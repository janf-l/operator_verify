==> flow/design.v <==
module Max_pooling #(
    parameter H = 3,              
    parameter W = 4,              
    parameter POOL_SIZE = 2,      
    parameter S = 1,              
    parameter OUTPUT_H = ((H - POOL_SIZE) / S + 1),   
    parameter OUTPUT_W = ((W - POOL_SIZE) / S + 1),   
    parameter DATA_WIDTH = 8      
)(
    input wire clk,
    input wire rst_n,
    input wire start,
    input wire [0:(DATA_WIDTH*H*W-1)] input_data,
    output reg [0:(DATA_WIDTH*OUTPUT_H*OUTPUT_W-1)] output_data,
    output reg done
);
    localparam IDLE = 2'b00;
    localparam PROCESSING = 2'b01;
    localparam COMPLETE = 2'b10;
    reg [1:0] state, next_state;
    reg [0:$clog2(OUTPUT_H)] oh;
    reg [0:$clog2(OUTPUT_W)] ow;
    reg [0:$clog2(POOL_SIZE)] i, j;
    reg [0:(DATA_WIDTH-1)] max_val;
    reg [0:(DATA_WIDTH-1)] curr_val;
    reg store_flag;
    always @(posedge clk or negedge rst_n) begin
        if (!rst_n) begin
            state <= IDLE;
        end else begin
            state <= next_state;
        end
    end
    always @(*) begin
        case (state)
            IDLE: next_state = start ? PROCESSING : IDLE;
            PROCESSING: next_state = (oh == OUTPUT_H-1 && ow == OUTPUT_W-1 && i == POOL_SIZE-1 && store_flag) ? COMPLETE : PROCESSING;
            COMPLETE: next_state = IDLE;
            default: next_state = IDLE;
        endcase
    end
    function [0:DATA_WIDTH-1] get_input;
        input [0:DATA_WIDTH-1] row;
        input [0:DATA_WIDTH-1] col;
        begin
            get_input = input_data[((row*W+col)*DATA_WIDTH) +: DATA_WIDTH];
        end
    endfunction
    always @(posedge clk or negedge rst_n) begin
        if (!rst_n) begin
            oh <= 0;
            ow <= 0;
            i <= 0;
            j <= 0;
            done <= 0;
            max_val <= 0;
            output_data <= 0;
            store_flag <= 0;
        end else begin
            case (state)
                IDLE: begin
                    if (start) begin
                        oh <= 0;
                        ow <= 0;
                        i <= 0;
                        j <= 0;
                        done <= 0;
                        max_val <= 0;
                    end
                end
                PROCESSING: begin
                    if (store_flag) begin
                        output_data[((oh*OUTPUT_W+ow)*DATA_WIDTH) +: DATA_WIDTH] <= max_val;
                        store_flag <= 0;
                        if (ow < OUTPUT_W-1) begin
                            ow <= ow + 1;
                        end else begin
                            ow <= 0;
                            if (oh < OUTPUT_H-1) begin
                                oh <= oh + 1;
                            end
                        end
                        i <= 0;
                        j <= 0;
                        max_val <= {1'b1, {(DATA_WIDTH-1){1'b0}}};
                    end else begin
                        if (i == 0 && j == 0 && !store_flag) begin
                            max_val <= {1'b1, {(DATA_WIDTH-1){1'b0}}};
                        end
                        if ((oh*S + i) < H && (ow*S + j) < W) begin
                            curr_val = get_input(oh*S + i, ow*S + j);
                            if (curr_val > max_val || (i == 0 && j == 0)) begin
                                max_val <= curr_val;
                            end
                        end                
                        if (j < POOL_SIZE-1) begin
                            j <= j + 1;
                        end else begin
                            j <= 0;
                            if (i < POOL_SIZE-1) begin
                                i <= i + 1;
                            end else begin
                                store_flag <= 1;
                            end
                        end
                    end
                end
                COMPLETE: begin
                    done <= 1;
                end
            endcase
        end
    end
endmodule
==> Tool chain data of Max_pooling <==
The steps from the RTL of Max_pooling to its reports follow in flow order.
Line numbers count from 1 in the design file above.
{ "setup": {"top": "Max_pooling", "clk_port": "clk", "lib": "sky130hd", "pvt_corner": "tt_025C_1v80"} }

==> Word-level counts <==
Source: Yosys, flattened and elaborated, memories not mapped. Widths are those after wreduce. Registers that Yosys merges into a memory's read port (data or address) are not register bits. Print and check cells do not count. Equal cells are merged and count once.
{ "word_totals": {"ff_bits": 69, "latchBits": 0, "mem_bits_rw": 0, "romBits": 0, "clocked_rd_ports_x_width": 0, "n_memories": 0, "in_bits": 99, "output_inout_bits": 49, "elab_cells": 94} }
{ "classes": {"add_sub_neg": 11, "mul": 1, "n_div": 0, "compare": 7, "eq_ne": 11, "shifts": 3, "n_mux": 30, "n_logic": 3, "reduce_and_logical": 19} }
{ "ops": {"columns": ["op", "n"], "rows": [
  ["indexed select 96 x 10 -> 8 bit", 1],
  ["bitwise AND 48 bit", 1],
  ["OR 48 bit", 1],
  ["inverter 48 bit", 1],
  ["variable shift 8 x 33 -> 48 bit", 1],
  ["variable shift 8 x 33 -> 48 bit with constant A", 1],
  ["2-to-1 mux 8 bit", 5],
  ["negator 9 -> 33 bit", 1],
  ["< comparator 32 x 2 -> 1 bit with constant B", 1],
  ["< comparator 32 x 3 -> 1 bit with constant B", 1],
  ["2-to-1 mux 2 bit", 10],
  ["case mux 8 bit (select 2 bit)", 1],
  ["case mux 2 bit (select 2 bit)", 4],
  ["subtractor 7 x 9 -> 10 bit with constant A", 1],
  ["subtractor 6 x 8 -> 9 bit with constant A", 1],
  ["2-to-1 mux 3 bit", 3],
  ["!= test 2 bit with constant B", 4],
  ["multiplier 2 x 2 -> 4 bit with constant B", 1],
  ["greater-than comparator 8 bit", 1],
  ["logical AND 1 bit", 6],
  ["adder 2 x 1 -> 2 bit with constant B", 3],
  ["< comparator 2 x 1 -> 1 bit with constant B", 3],
  ["== test 2 x 1 -> 1 bit with constant B", 3],
  ["zero test 2 bit", 3],
  ["AND reduction 2 bit", 3],
  ["!= test 3 bit with constant B", 2],
  ["adder 5 x 4 -> 6 bit", 1],
  ["case mux 3 bit (select 2 bit)", 1]
]} }
Not listed: further kinds 15, cells in them 20.

==> Depth <==
Longest topological path by Yosys (ltp), each cell counted once; first at word level (registers and memories cut), then after technology mapping (sequential cells cut; the memories' decode and read muxes count).
{ "depth": {"word_depth": 10, "ABC_AREA": 0, "ltp_mapped": 19} }

==> Mapped cells and area <==
The flow's flattened synthesis, as Yosys stat reports it; memories are mapped. The netlist is that of the ABC_AREA named above (0 if unset); the other value can give another one.
{ "mapped": {"cell_count": 410, "mapped_area_um2": 4740.8, "ffs": 70, "buf_cells": 18} }
{ "by_type": {"columns": ["cell_type", "n", "area_total_um2"], "rows": [
  ["sky130_fd_sc_hd__dfrtp_1", 69, 1.73E+03],
  ["sky130_fd_sc_hd__mux2_2", 48, 540.518],
  ["sky130_fd_sc_hd__ha_1", 37, 462.944],
  ["sky130_fd_sc_hd__mux2i_1", 34, 340.326],
  ["sky130_fd_sc_hd__mux4_2", 8, 180.173],
  ["sky130_fd_sc_hd__inv_1", 29, 108.854],
  ["sky130_fd_sc_hd__fa_1", 5, 100.096],
  ["sky130_fd_sc_hd__o211a_1", 8, 80.077],
  ["sky130_fd_sc_hd__nand2_1", 21, 78.826],
  ["sky130_fd_sc_hd__a222oi_1", 7, 70.067],
  ["sky130_fd_sc_hd__nor2b_1", 11, 68.816],
  ["sky130_fd_sc_hd__a32o_1", 6, 60.058],
  ["sky130_fd_sc_hd__o22ai_1", 9, 56.304],
  ["sky130_fd_sc_hd__a21oi_1", 11, 55.053],
  ["sky130_fd_sc_hd__o21ai_0", 11, 55.053],
  ["sky130_fd_sc_hd__nand4_1", 8, 50.048],
  ["sky130_fd_sc_hd__nand3_4", 2, 35.034],
  ["sky130_fd_sc_hd__xnor2_1", 4, 35.034]
]} }
Other cell types: 40; their cells: 82.

==> Worst setup path after synthesis <==
OpenSTA on the mapped netlist: ideal clock, no wires. The path of least setup slack (recovery checks aside). Input and output delay are each 20% of the period. Register names are those of the netlist, which keeps one name where synthesis merged equal registers.
{ "synth_path": {"path_type": "register -> register", "from": "register ow[2]", "to": "register max_val[1]", "period_ps": 9240, "setup_ps": 68, "t_first_pin_ps": 0, "arrival_ps": 4892, "required_time_ps": 9172, "setup_slack_ps": 4280, "path_delay_ps": 4960, "driving_pins": 18, "path_buffers": 2, "synth_period_reached_ps": 4960} }
"path_delay_ps" = arrival - input delay + setup time.
"driving_pins" counts driving pins, that of a launching flip-flop among them; a cell with two outputs on the path counts twice.
"synth_period_reached_ps" = period - worst setup slack (recovery checks aside). The figure is calculated, with input and output delays left at 20% of the set period.
The rows between start and end are the longest chain of elaborated cells between them; the timing report does not say that the signal goes this way. Where chains are equally long, one stands for them.
A line is the first line of the expression or statement that the cell stems from. Yosys adds cells for indexed reads and writes and turns some case tables into memories.
A register here has more assigning lines than the two given.
{ "synth_via": {"path_cell_list": "sky130_fd_sc_hd__dfrtp_1 sky130_fd_sc_hd__ha_1 sky130_fd_sc_hd__fa_1 sky130_fd_sc_hd__xor2_1 sky130_fd_sc_hd__ha_1 sky130_fd_sc_hd__fa_1 sky130_fd_sc_hd__ha_1 sky130_fd_sc_hd__buf_1 sky130_fd_sc_hd__nor3b_1 sky130_fd_sc_hd__a222oi_1 sky130_fd_sc_hd__o211a_1 sky130_fd_sc_hd__ha_1 sky130_fd_sc_hd__nand4_1 sky130_fd_sc_hd__or3b_2 sky130_fd_sc_hd__o211a_1 sky130_fd_sc_hd__clkbuf_1 sky130_fd_sc_hd__o21ai_1 sky130_fd_sc_hd__a32o_1", "elab_chain_cells": 10} }
{ "synth_lines": {"columns": ["element", "line", "source"], "rows": [
  ["start, declared", 22, "reg [0:$clog2(OUTPUT_W)] ow;"],
  ["start, assigned", 52, "ow <= 0;"],
  ["start, assigned", 76, "ow <= ow + 1;"],
  ["adder 3 x 2 -> 4 bit", 91, "curr_val = get_input(oh*S + i, ow*S + j);"],
  ["adder 5 x 4 -> 6 bit", 46, "get_input = input_data[((row*W+col)*DATA_WIDTH) +: DATA_WIDTH];"],
  ["subtractor 7 x 9 -> 10 bit", null, null],
  ["indexed select 96 x 10 -> 8 bit", 46, null],
  ["greater-than comparator 8 bit", 92, "if (curr_val > max_val || (i == 0 && j == 0)) begin"],
  ["logical OR 1 bit", 92, null],
  ["2-to-1 mux 8 bit", 92, null],
  ["2-to-1 mux 8 bit", 90, "if ((oh*S + i) < H && (ow*S + j) < W) begin"],
  ["2-to-1 mux 8 bit", 72, "if (store_flag) begin"],
  ["case mux 8 bit (select 2 bit)", 60, "case (state)"],
  ["end, assigned", 85, "max_val <= {1'b1, {(DATA_WIDTH-1){1'b0}}};"],
  ["end, assigned", 88, "max_val <= {1'b1, {(DATA_WIDTH-1){1'b0}}};"],
  ["end, declared", 24, "reg [0:(DATA_WIDTH-1)] max_val;"]
]} }

==> Timing after layout <==
From the final timing report of flow run A: the path of least setup slack in the routed layout; clock arrival at registers is part of the times.
The path's times are printed in steps of 10 ps; the period is the one set.
{ "layout_path": {"path_type": "register -> register", "from": "register oh[0]", "to": "register output_data[30]", "period_ps": 4280, "setup_ps": 110, "t_first_pin_ps": 330, "arrival_ps": 4970, "required_time_ps": 4490, "setup_slack_ps": -480, "driving_pins": 17, "path_buffers": 1} }
The rows between start and end are the longest chain of elaborated cells between them; the timing report does not say that the signal goes this way. Where chains are equally long, one stands for them.
A register here has more assigning lines than the two given.
Lines with a computed index may be missing from the assigning lines.
{ "layout_via": {"path_cell_list": "sky130_fd_sc_hd__dfrtp_1 sky130_fd_sc_hd__fa_1 sky130_fd_sc_hd__ha_2 sky130_fd_sc_hd__inv_1 sky130_fd_sc_hd__fa_1 sky130_fd_sc_hd__inv_2 sky130_fd_sc_hd__ha_4 sky130_fd_sc_hd__xnor3_2 sky130_fd_sc_hd__or3_1 sky130_fd_sc_hd__ha_1 sky130_fd_sc_hd__or4b_1 sky130_fd_sc_hd__nor4_2 sky130_fd_sc_hd__o21ai_1 sky130_fd_sc_hd__mux2i_4 sky130_fd_sc_hd__buf_12 sky130_fd_sc_hd__nand4_4 sky130_fd_sc_hd__mux2_4", "elab_chain_cells": 8} }
{ "layout_lines": {"columns": ["element", "line", "source"], "rows": [
  ["start, declared", 21, "reg [0:$clog2(OUTPUT_H)] oh;"],
  ["start, assigned", 51, "oh <= 0;"],
  ["start, assigned", 80, "oh <= oh + 1;"],
  ["multiplier 2 x 2 -> 4 bit", 73, "output_data[((oh*OUTPUT_W+ow)*DATA_WIDTH) +: DATA_WIDTH] <= max_val;"],
  ["adder 4 x 3 -> 5 bit", 73, null],
  ["subtractor 6 x 8 -> 9 bit", 73, null],
  ["negator 9 -> 33 bit", 73, null],
  ["variable shift 8 x 33 -> 48 bit", 73, null],
  ["inverter 48 bit", 73, null],
  ["bitwise AND 48 bit", 73, null],
  ["OR 48 bit", 73, null],
  ["end, assigned", 57, "output_data <= 0;"],
  ["end, declared", 14, "output reg [0:(DATA_WIDTH*OUTPUT_H*OUTPUT_W-1)] output_data,"]
]} }

Add stored flow runs of Max_pooling

Below are 2 stored runs of the flow (Yosys, OpenROAD; platform sky130hd) on Max_pooling, each with its settings and what was measured, unordered. Constraints: input delay and output delay 20% of the set period each, output load 0.01 pF.
"timing.worst_path_ps": the worst setup path's part of the clock period (all of it between registers, 20% less for each end at a port) less its slack. A launch clock that arrives late makes it longer, a capture clock that arrives late makes it shorter.
"power.total_w" is the tool's figure for a default switching activity; nothing was simulated.
"timing.worst_path_ps" is given in steps of 10 ps.
[
  {
    "run": "flow run A",
    "settings": { "period_ns": 4.28, "CAP_MARGIN": 20, "CORE_MARGIN": 2, "CORE_UTILIZATION": 40, "SLEW_MARGIN": 20 },
    "results": { "final_hold_ws_ps": 494, "fin_ws_ps": -478, "power.total_w": 0.006182, "total_negative_slack_ps": -17245, "yosys_chip_area_um2": 4740.8, "finalCellArea_um2": 7094.3, "finish.utilization_frac": 0.616, "timing.worst_path_ps": 4760, "critical_path_type": "register -> register", "die_area_um2": 12738.5 }
  },
  {
    "run": "flow run B",
    "settings": { "period_ns": 5.45, "CORE_UTILIZATION": 44, "SETUP_SLACK_MARGIN": 0.41, "PLACE_DENSITY_LB_ADDON": 0.27, "CORE_ASPECT_RATIO": 1.98, "CTS_CLUSTER_DIAMETER": 342, "CAP_MARGIN": 20, "CORE_MARGIN": 2, "SLEW_MARGIN": 20 },
    "results": { "final_hold_ws_ps": 490, "fin_ws_ps": 477, "power.total_w": 0.004446, "total_negative_slack_ps": 0, "yosys_chip_area_um2": 4740.8, "finalCellArea_um2": 6852.8, "finish.utilization_frac": 0.65, "timing.worst_path_ps": 4970, "critical_path_type": "register -> register", "die_area_um2": 11669.4 }
  }
]
